==> flow/design.v <==
module Control #(
    parameter CLK_FREQ = 50_000_000
)
(
    input               clk,
    input               rstn,
    input               sw,
    input   [6:0]       keys,
    output  [7:0]       led,
    output              detect_start,
    input               detect_finish,
    input   [2:0]       detect_peak_num,
    output  [12:0]      detect_time,  
    output  [1:0]       disp_mode, 
    output  [2:0]       disp_peak_idx, 
    output              bram_wr_start
);
reg  [15:0] ms_cnt;         
wire        ms_tick;        
assign ms_tick = (ms_cnt == (CLK_FREQ/1000 - 1));
always @(posedge clk) begin
    if (~rstn) begin
        ms_cnt <= 16'b0;
    end 
    else if (ms_tick) begin
        ms_cnt <= 16'b0;
    end 
    else begin 
        ms_cnt <= ms_cnt + 16'b1;
    end 
end
reg  [5:0]  us_cnt;          
wire        us_tick;         
assign us_tick = (us_cnt == (CLK_FREQ/1000000 - 1));
always @(posedge clk) begin
    if (~rstn) begin
        us_cnt <= 6'b0;
    end 
    else if (ms_tick) begin
        us_cnt <= 6'b0;
    end 
    else begin 
        us_cnt <= us_cnt + 6'b1;
    end 
end
wire [7:0] keys_stable;
reg  [7:0] keys_d1 = 8'hff;  
always @(posedge clk) begin
   keys_d1 <= keys_stable;
end
wire pressed_dw_key0      = keys_d1[0] & (~keys_stable[0]);
wire pressed_dw_key1      = keys_d1[1] & (~keys_stable[1]);
wire pressed_dw_key2      = keys_d1[2] & (~keys_stable[2]);
wire pressed_dw_key3      = keys_d1[3] & (~keys_stable[3]);
wire pressed_dw_key4      = keys_d1[4] & (~keys_stable[4]);
wire pressed_dw_key5      = keys_d1[5] & (~keys_stable[5]);
wire pressed_dw_key6      = keys_d1[6] & (~keys_stable[6]);
wire switch_on_loading;
assign switch_on_loading = ~keys_stable[7]; 
KeyDebounce #(
   .CLK_FREQ(CLK_FREQ),
   .KEY_CNT(8)
) u_key (
   .clk(clk), 
   .keys({~sw, keys}),
   .keys_stable(keys_stable)
);
localparam STATE_INITED     = 3'b000;
localparam STATE_LOADING    = 3'b001;
localparam STATE_PENDING    = 3'b010;
localparam STATE_RUNNING    = 3'b011;
localparam STATE_DONE       = 3'b100;
reg [2:0] current_state = STATE_INITED;
reg [2:0] next_state = STATE_INITED;
always @(posedge clk) begin
    if (~rstn) begin
        current_state <= STATE_INITED;
    end 
    else begin 
        current_state <= next_state;
    end 
end
always @(*) begin 
    if (~rstn) next_state = STATE_INITED;
    else begin 
        case (current_state)
            STATE_INITED: begin
                next_state = STATE_PENDING;
            end 
            STATE_LOADING: begin
                next_state = switch_on_loading ? STATE_LOADING : STATE_PENDING;
            end 
            STATE_PENDING: begin
                if (switch_on_loading) next_state = STATE_LOADING;
                else next_state = pressed_dw_key0 ? STATE_RUNNING : STATE_PENDING;
            end 
            STATE_RUNNING: begin
                next_state = detect_finish ? STATE_DONE : STATE_RUNNING;
            end 
            STATE_DONE: begin
                if (pressed_dw_key0) next_state = STATE_PENDING;
                else next_state = STATE_DONE;
            end 
            default: begin
                next_state = STATE_INITED;
            end 
        endcase
    end 
end
assign bram_wr_start = (current_state == STATE_LOADING);
assign detect_start = (current_state == STATE_RUNNING);
reg [12:0] detect_time_us;
always @(posedge clk) begin
    if (~rstn || (current_state <= STATE_PENDING)) begin
        detect_time_us <= 13'b0;
    end 
    else if (us_tick && (current_state == STATE_RUNNING)) begin
        detect_time_us <= (detect_time_us < 13'h1fff) 
                        ? detect_time_us + 13'b1 : detect_time_us;
    end 
end 
assign detect_time = detect_time_us;
localparam SEG_MODE_NONE      = 2'b00; 
localparam SEG_MODE_TIME      = 2'b01; 
localparam SEG_MODE_POS       = 2'b10; 
localparam SEG_MODE_VAL       = 2'b11; 
reg [1:0] disp_mode_r;
reg [2:0] disp_peak_idx_r;
assign disp_mode = disp_mode_r;
assign disp_peak_idx = disp_peak_idx_r;
reg state_change=1'b0;
always @(posedge clk) begin
    if (~rstn) begin 
        disp_mode_r <= SEG_MODE_NONE;
        disp_peak_idx_r <= 3'b111;
        state_change<=1'b0;
    end
    else if(rstn) begin
        if (current_state == STATE_DONE && next_state == STATE_DONE && !state_done_entered) begin
            state_change <= 1'b1;
            disp_mode_r <= SEG_MODE_TIME;  
            disp_peak_idx_r <= 3'b000;     
        end
        else if (current_state != STATE_DONE) begin
            state_change <= 1'b0;
            disp_mode_r <= SEG_MODE_NONE;
            disp_peak_idx_r <= 3'b111;
        end
        else if (current_state == STATE_DONE) begin
            if (pressed_dw_key1) begin 
                disp_peak_idx_r <= 3'd0;
                disp_mode_r <= (disp_mode_r == SEG_MODE_POS) ? SEG_MODE_VAL : SEG_MODE_POS;
            end
            else if (pressed_dw_key2) begin 
                disp_peak_idx_r <= 3'd1;
                disp_mode_r <= (disp_mode_r == SEG_MODE_POS) ? SEG_MODE_VAL : SEG_MODE_POS;
            end
            else if (pressed_dw_key3) begin 
                disp_peak_idx_r <= 3'd2;
                disp_mode_r <= (disp_mode_r == SEG_MODE_POS) ? SEG_MODE_VAL : SEG_MODE_POS;
            end
            else if (pressed_dw_key4) begin 
                disp_peak_idx_r <= 3'd3;
                disp_mode_r <= (disp_mode_r == SEG_MODE_POS) ? SEG_MODE_VAL : SEG_MODE_POS;
            end
            else if (pressed_dw_key5) begin 
                disp_peak_idx_r <= 3'd4;
                disp_mode_r <= (disp_mode_r == SEG_MODE_POS) ? SEG_MODE_VAL : SEG_MODE_POS;
            end
            else if (pressed_dw_key6) begin 
                disp_peak_idx_r <= 3'd5;
                disp_mode_r <= (disp_mode_r == SEG_MODE_POS) ? SEG_MODE_VAL : SEG_MODE_POS;
            end
        end
    end
end 
reg [8:0] blink_ms = 9'd0;  
always @(posedge clk) begin
    if (~rstn) begin
        blink_ms <= 9'b0;
    end 
    else if (ms_tick) begin
        blink_ms <= (blink_ms < 9'd500)? blink_ms + 9'b1 : 9'b0;
    end
end
reg led7 = 1'b0; 
always @(posedge clk) begin
    if (~rstn) begin
        led7 <= 1'b0;
    end 
    else if (current_state == STATE_LOADING) begin
        led7 <= ((blink_ms == 9'd500) && ms_tick) ? ~led7 : led7;
    end 
    else begin
        led7 <= 1'b1;
    end
end
reg led0 = 1'b0; 
always @(posedge clk) begin
    if (~rstn) begin
        led0 <= 1'b0;
    end 
    else begin
        case (current_state)
            STATE_INITED: begin
                led0 <= 1'b0;
            end 
            STATE_LOADING: begin
                led0 <= 1'b0;
            end 
            STATE_PENDING: begin
                led0 <= 1'b0;
            end 
            STATE_RUNNING: begin
                if(ms_tick && (blink_ms == 9'd500)) begin
                    led0 <= ~led0;
                end
                else begin
                led0 <= 1'b1;
                end 
            end
            STATE_DONE: begin
                led0 <= 1'b1;
            end 
            default: begin
                led0 <= 1'b0;
            end
        endcase
    end
end
reg [5:0] peak_led = 6'b0;  
always @(posedge clk) begin
    if(~rstn)begin 
        peak_led<=6'b000_000;
    end
    else begin
        if(current_state==STATE_DONE)begin
            case(detect_peak_num)
                3'd0: peak_led<=6'b000_000;
                3'd1: peak_led<=6'b000_001;
                3'd2: peak_led<=6'b000_011;
                3'd3: peak_led<=6'b000_111;
                3'd4: peak_led<=6'b001_111;
                3'd5: peak_led<=6'b011_111;
                3'd6: peak_led<=6'b111_111;
                default: peak_led<=6'b000_000;
            endcase
        end
    end
end
assign led = {led7, peak_led, led0};
endmodule
module KeyDebounce #(
    parameter CLK_FREQ = 50_000_000,   
    parameter KEY_CNT = 8              
) (
    input clk,                         
    input [KEY_CNT-1:0] keys,          
    output reg [KEY_CNT-1:0] keys_stable = {KEY_CNT{1'b1}}   
);
parameter STATE_IDLE     = 1'b0;       
parameter STATE_SAMPLING = 1'b1;       
reg current_state = STATE_IDLE;        
reg next_state = STATE_IDLE;           
parameter KEY_CLK_MAX = CLK_FREQ * 20 / 1000 - 1;   
reg [31:0] key_clk_cnt = 32'b0;                    
wire key_sampling_finished;                        
assign key_sampling_finished = (key_clk_cnt >= KEY_CLK_MAX);   
reg [KEY_CNT-1:0] key_prev = {KEY_CNT{1'b1}};      
wire [KEY_CNT-1:0] key_change;                     
assign key_change = keys ^ key_prev;                
always @(posedge clk) begin
    current_state <= next_state;                    
end
always @(*) begin
    case (current_state)
        STATE_IDLE: begin
            if (|key_change) begin                  
                next_state = STATE_SAMPLING;        
            end
            else begin
                next_state = STATE_IDLE;            
            end
        end
        STATE_SAMPLING: begin
            if (key_sampling_finished) begin        
                next_state = STATE_IDLE;            
            end
            else begin
                next_state = STATE_SAMPLING;        
            end
        end
        default: begin
            next_state = STATE_IDLE;                
        end
    endcase
end
always @(posedge clk) begin
    if (current_state == STATE_IDLE || (|key_change)) begin
        key_clk_cnt <= 32'b0;
    end
    else if (current_state == STATE_SAMPLING) begin
        key_clk_cnt <= key_clk_cnt + 32'b1;
    end
end
always @(posedge clk) begin
    key_prev <= keys;                              
end
always @(posedge clk) begin
    if (current_state == STATE_SAMPLING && next_state == STATE_IDLE) begin
        keys_stable <= key_prev;                    
    end
end
endmodule
==> Tool chain data of Control <==
Tool output for the design above, in the order of the flow.
Line numbers count from 1 in the design file above.
Cell names lack the library's common part.
{ "design": {"top": "Control", "clock": "clk", "cell_library": "sky130hd", "pvt_corner": "tt_025C_1v80"} }

==> Word-level counts <==
Yosys after proc, flatten, opt, wreduce and memory -nomap, before mapping. Memory bits, and registers merged into a memory's read port (data or address), are not among the register bits. Print and check cells are not counted. Equal cells are merged and count once.
{ "bits": {"ff_bits": 116, "latchBits": 0, "ram_bits": 0, "mem_bits_ro": 0, "clocked_rd_ports_x_width": 0, "n_memories": 0, "in_bits": 14, "out_inout_bits": 28, "elab_cells": 116} }
{ "classes": {"add_sub_neg": 5, "mul": 0, "div": 0, "n_cmp": 4, "equal": 17, "shifts": 0, "mux": 35, "bitwise": 21, "reduce_and_logical": 18} }
{ "ops": {"columns": ["op", "n"], "rows": [
  ["6-bit parallel mux with 6-bit select", 1],
  ["3-bit 2-to-1 mux", 12],
  ["32-bit by 1-bit adder with 32-bit output with constant B", 1],
  ["32-bit by 20-bit >= comparator with 1-bit output with constant B", 1],
  ["16-bit by 1-bit adder with 16-bit output with constant B", 1],
  ["16-bit == test with constant B", 1],
  ["2-bit 2-to-1 mux", 8],
  ["3-bit == test with constant B", 5],
  ["3-bit parallel mux with 5-bit select", 1],
  ["1-bit inverter", 13],
  ["13-bit by 1-bit adder with 13-bit output with constant B", 1],
  ["13-bit < comparator with constant B", 1],
  ["3-bit by 2-bit == test with 1-bit output with constant B", 4],
  ["1-bit 2-to-1 mux", 10],
  ["9-bit by 1-bit adder with 9-bit output with constant B", 1],
  ["9-bit < comparator with constant B", 1],
  ["9-bit == test with constant B", 1],
  ["9-bit 2-to-1 mux", 1],
  ["8-bit bitwise XOR", 1],
  ["8-bit nonzero test", 1],
  ["8-bit OR reduction", 1],
  ["1-bit bitwise AND", 7],
  ["2-bit AND reduction", 3],
  ["3-bit by 1-bit == test with 1-bit output with constant B", 2],
  ["6-bit by 1-bit adder with 6-bit output with constant B", 1],
  ["6-bit == test with constant B", 1],
  ["6-bit nonzero test", 1],
  ["1-bit logical AND", 5]
]} }
Other operator kinds: 11; their cells: 13.

==> Longest topological paths <==
Yosys ltp: most cells in a row. Word level: on the elaborated netlist, between registers, memories and ports. Mapped: between sequential cells and ports; inverters and the memories' decode and read muxes count.
{ "depth": {"ltp_word": 11, "ABC_AREA": 1, "depth_mapped": 10} }

==> Netlist <==
Source: synth_stat.txt of the flow (Yosys; design flattened, memories mapped). It holds for the ABC_AREA given above (unset counts as 0); a run with the other value may have another netlist.
{ "types": {"columns": ["type", "n", "type_area_um2"], "rows": [
  ["dfxtp_1", 108, 2.16E+03],
  ["nand2_1", 174, 653.126],
  ["nor2_1", 120, 450.432],
  ["inv_1", 99, 371.606],
  ["nand3_1", 56, 280.269],
  ["edfxtp_1", 8, 240.23],
  ["a21oi_1", 32, 160.154],
  ["xor2_1", 17, 148.893],
  ["nand4_1", 22, 137.632],
  ["nor3_1", 27, 135.13],
  ["o21ai_0", 25, 125.12],
  ["xnor2_1", 13, 113.859],
  ["a21oi_2", 10, 87.584],
  ["ha_1", 7, 87.584],
  ["nor3b_1", 5, 37.536],
  ["nand2_2", 5, 31.28],
  ["buf_4", 4, 30.029],
  ["nand3_2", 3, 30.029]
]} }
Not listed: further types 20, cells in them 35.
{ "synth_totals": {"cell_count": 770, "mapped_area_um2": 5527.8, "flip_flops": 116, "buffers": 12} }

==> Worst setup path after synthesis <==
Source: OpenSTA report_checks on the synthesized netlist (no wires, ideal clock, input and output delay 20% of the period each), path of least setup slack; recovery checks are left aside. Register names are those of the netlist, which keeps one name where synthesis merged equal registers.
{ "synth_timing": {"path_type": "flip-flop to flip-flop", "startpoint": "reg u_key.key_clk_cnt[0]", "endpoint": "reg u_key.keys_stable[0]", "period_ns": 2.3, "launch_ns": 0.000, "t_arrival_ns": 1.415, "slack_ns": 0.510, "path_delay_ns": 1.790, "stages": 8, "path_buffers": 0, "period_less_setup_slack_ns": 1.79} }
"path_delay_ns" is the arrival time less input delay plus setup time.
"stages" counts driving pins, that of a launching flip-flop among them; a cell with two outputs on the path counts twice.
"period_less_setup_slack_ns" = period - worst setup slack (recovery checks aside). The figure is calculated, with input and output delays left at 20% of the set period.
The rows between start and end are the longest chain of elaborated cells between them; the timing report does not say that the signal goes this way. Where chains are equally long, one stands for them.
Each line given opens the expression or statement behind the cell; cells for indexed reads and writes are added by Yosys, which also makes memories of some case tables.
{ "synth_between": {"cell_sequence": "dfxtp_1 -> ha_1 -> nand3_2 -> o21ai_0 -> nand2_1 -> nand3_1 -> nand2_1 -> a21oi_1", "elab_chain_cells": 5} }
{ "synth_rtl": {"columns": ["element", "line_no", "source"], "rows": [
  ["start: declaration", 266, "reg [31:0] key_clk_cnt = 32'b0;"],
  ["start: assignment", 300, "key_clk_cnt <= 32'b0;"],
  ["start: assignment", 303, "key_clk_cnt <= key_clk_cnt + 32'b1;"],
  ["32-bit by 20-bit >= comparator with 1-bit output", 268, "assign key_sampling_finished = (key_clk_cnt >= KEY_CLK_MAX);"],
  ["1-bit 2-to-1 mux", 286, "if (key_sampling_finished) begin"],
  ["1-bit parallel mux with 2-bit select", 276, "case (current_state)"],
  ["1-bit inverter", 310, "if (current_state == STATE_SAMPLING && next_state == STATE_IDLE) begin"],
  ["1-bit logical AND", 310, null],
  ["end: assignment", 311, "keys_stable <= key_prev;"],
  ["end: declaration", 259, "output reg [KEY_CNT-1:0] keys_stable = {KEY_CNT{1'b1}}"]
]} }

==> Timing after layout <==
Path of least setup slack in the final report of flow run 1 (OpenROAD, finished layout, wires in). Where an end is a register, its clock arrival counts in the times.
{ "layout_timing": {"path_type": "flip-flop to output port", "startpoint": "reg detect_time_us[2]", "endpoint": "out detect_time[2]", "period_ns": 1.94, "output_delay_ns": 0.39, "launch_ns": 0.42, "t_arrival_ns": 1.48, "slack_ns": 0.07, "stages": 2, "path_buffers": 1} }
{ "layout_between": {"cell_sequence": "dfxtp_1 -> clkdlybuf4s50_1", "elab_chain_cells": 0} }
{ "layout_rtl": {"columns": ["element", "line_no", "source"], "rows": [
  ["start: declaration", 112, "reg [12:0] detect_time_us;"],
  ["start: assignment", 115, "detect_time_us <= 13'b0;"],
  ["start: assignment", 118, "detect_time_us <= (detect_time_us < 13'h1fff)"],
  ["end: declaration", 13, "output  [12:0]      detect_time,"]
]} }

==> results <==
Flow measurements of Control on sky130hd: 2 stored runs with different settings, listed in no order. Input and output delays are each 20% of the period that was set; the output load is 0.01 pF.
By "achieved clock period (ns)" is meant the clock period of the run minus its worst setup slack. This is arithmetic on one report: input and output delays are still those of the set period (20% each).
"worst setup path time (ns)" = time allowed to the worst setup path (clock period - input delay - output delay, where it has them) - its slack; a late launch clock adds to it, a late capture clock takes from it.
"finish__power__total": no workload was simulated; the value follows from the tool's default switching activity.

settings of flow run 1
{
  "period_ns": 1.94,
  "CORE_UTILIZATION": 31,
  "PLACE_DENSITY_LB_ADDON": 0.21,
  "CORE_MARGIN": 9,
  "CELL_PAD_IN_SITES_GLOBAL_PLACEMENT": 1,
  "CELL_PAD_IN_SITES_DETAIL_PLACEMENT": 2,
  "ABC_AREA": 1,
  "GPL_ROUTABILITY_DRIVEN": 0,
  "CAP_MARGIN": 0,
  "MIN_ROUTING_LAYER": "met2",
  "SLEW_MARGIN": 20
}
report of flow run 1
yosys chip area after synthesis (um^2): 5527.8
finish__design__die__area: 22962.9
finish__design__instance__area__stdcell: 6957.9
finish__design__instance__utilization: 0.4009
finish__timing__setup__ws: 0.075
finish__timing__setup__tns: 0.000
finish__timing__hold__ws: 0.381
finish__power__total: 6.019e-03
achieved clock period (ns): 1.865
worst setup path time (ns): 1.48
worst setup path kind: flip-flop to output port

settings of flow run 2
{
  "period_ns": 1.66,
  "CAP_MARGIN": 20,
  "CORE_MARGIN": 2,
  "CORE_UTILIZATION": 40,
  "SLEW_MARGIN": 20
}
report of flow run 2
yosys chip area after synthesis (um^2): 5170.0
finish__design__die__area: 13849.8
finish__design__instance__area__stdcell: 7519.7
finish__design__instance__utilization: 0.5959
finish__timing__setup__ws: -0.111
finish__timing__setup__tns: -0.370
finish__timing__hold__ws: 0.363
finish__power__total: 6.621e-03
achieved clock period (ns): 1.771
worst setup path time (ns): 1.77
worst setup path kind: flip-flop to flip-flop
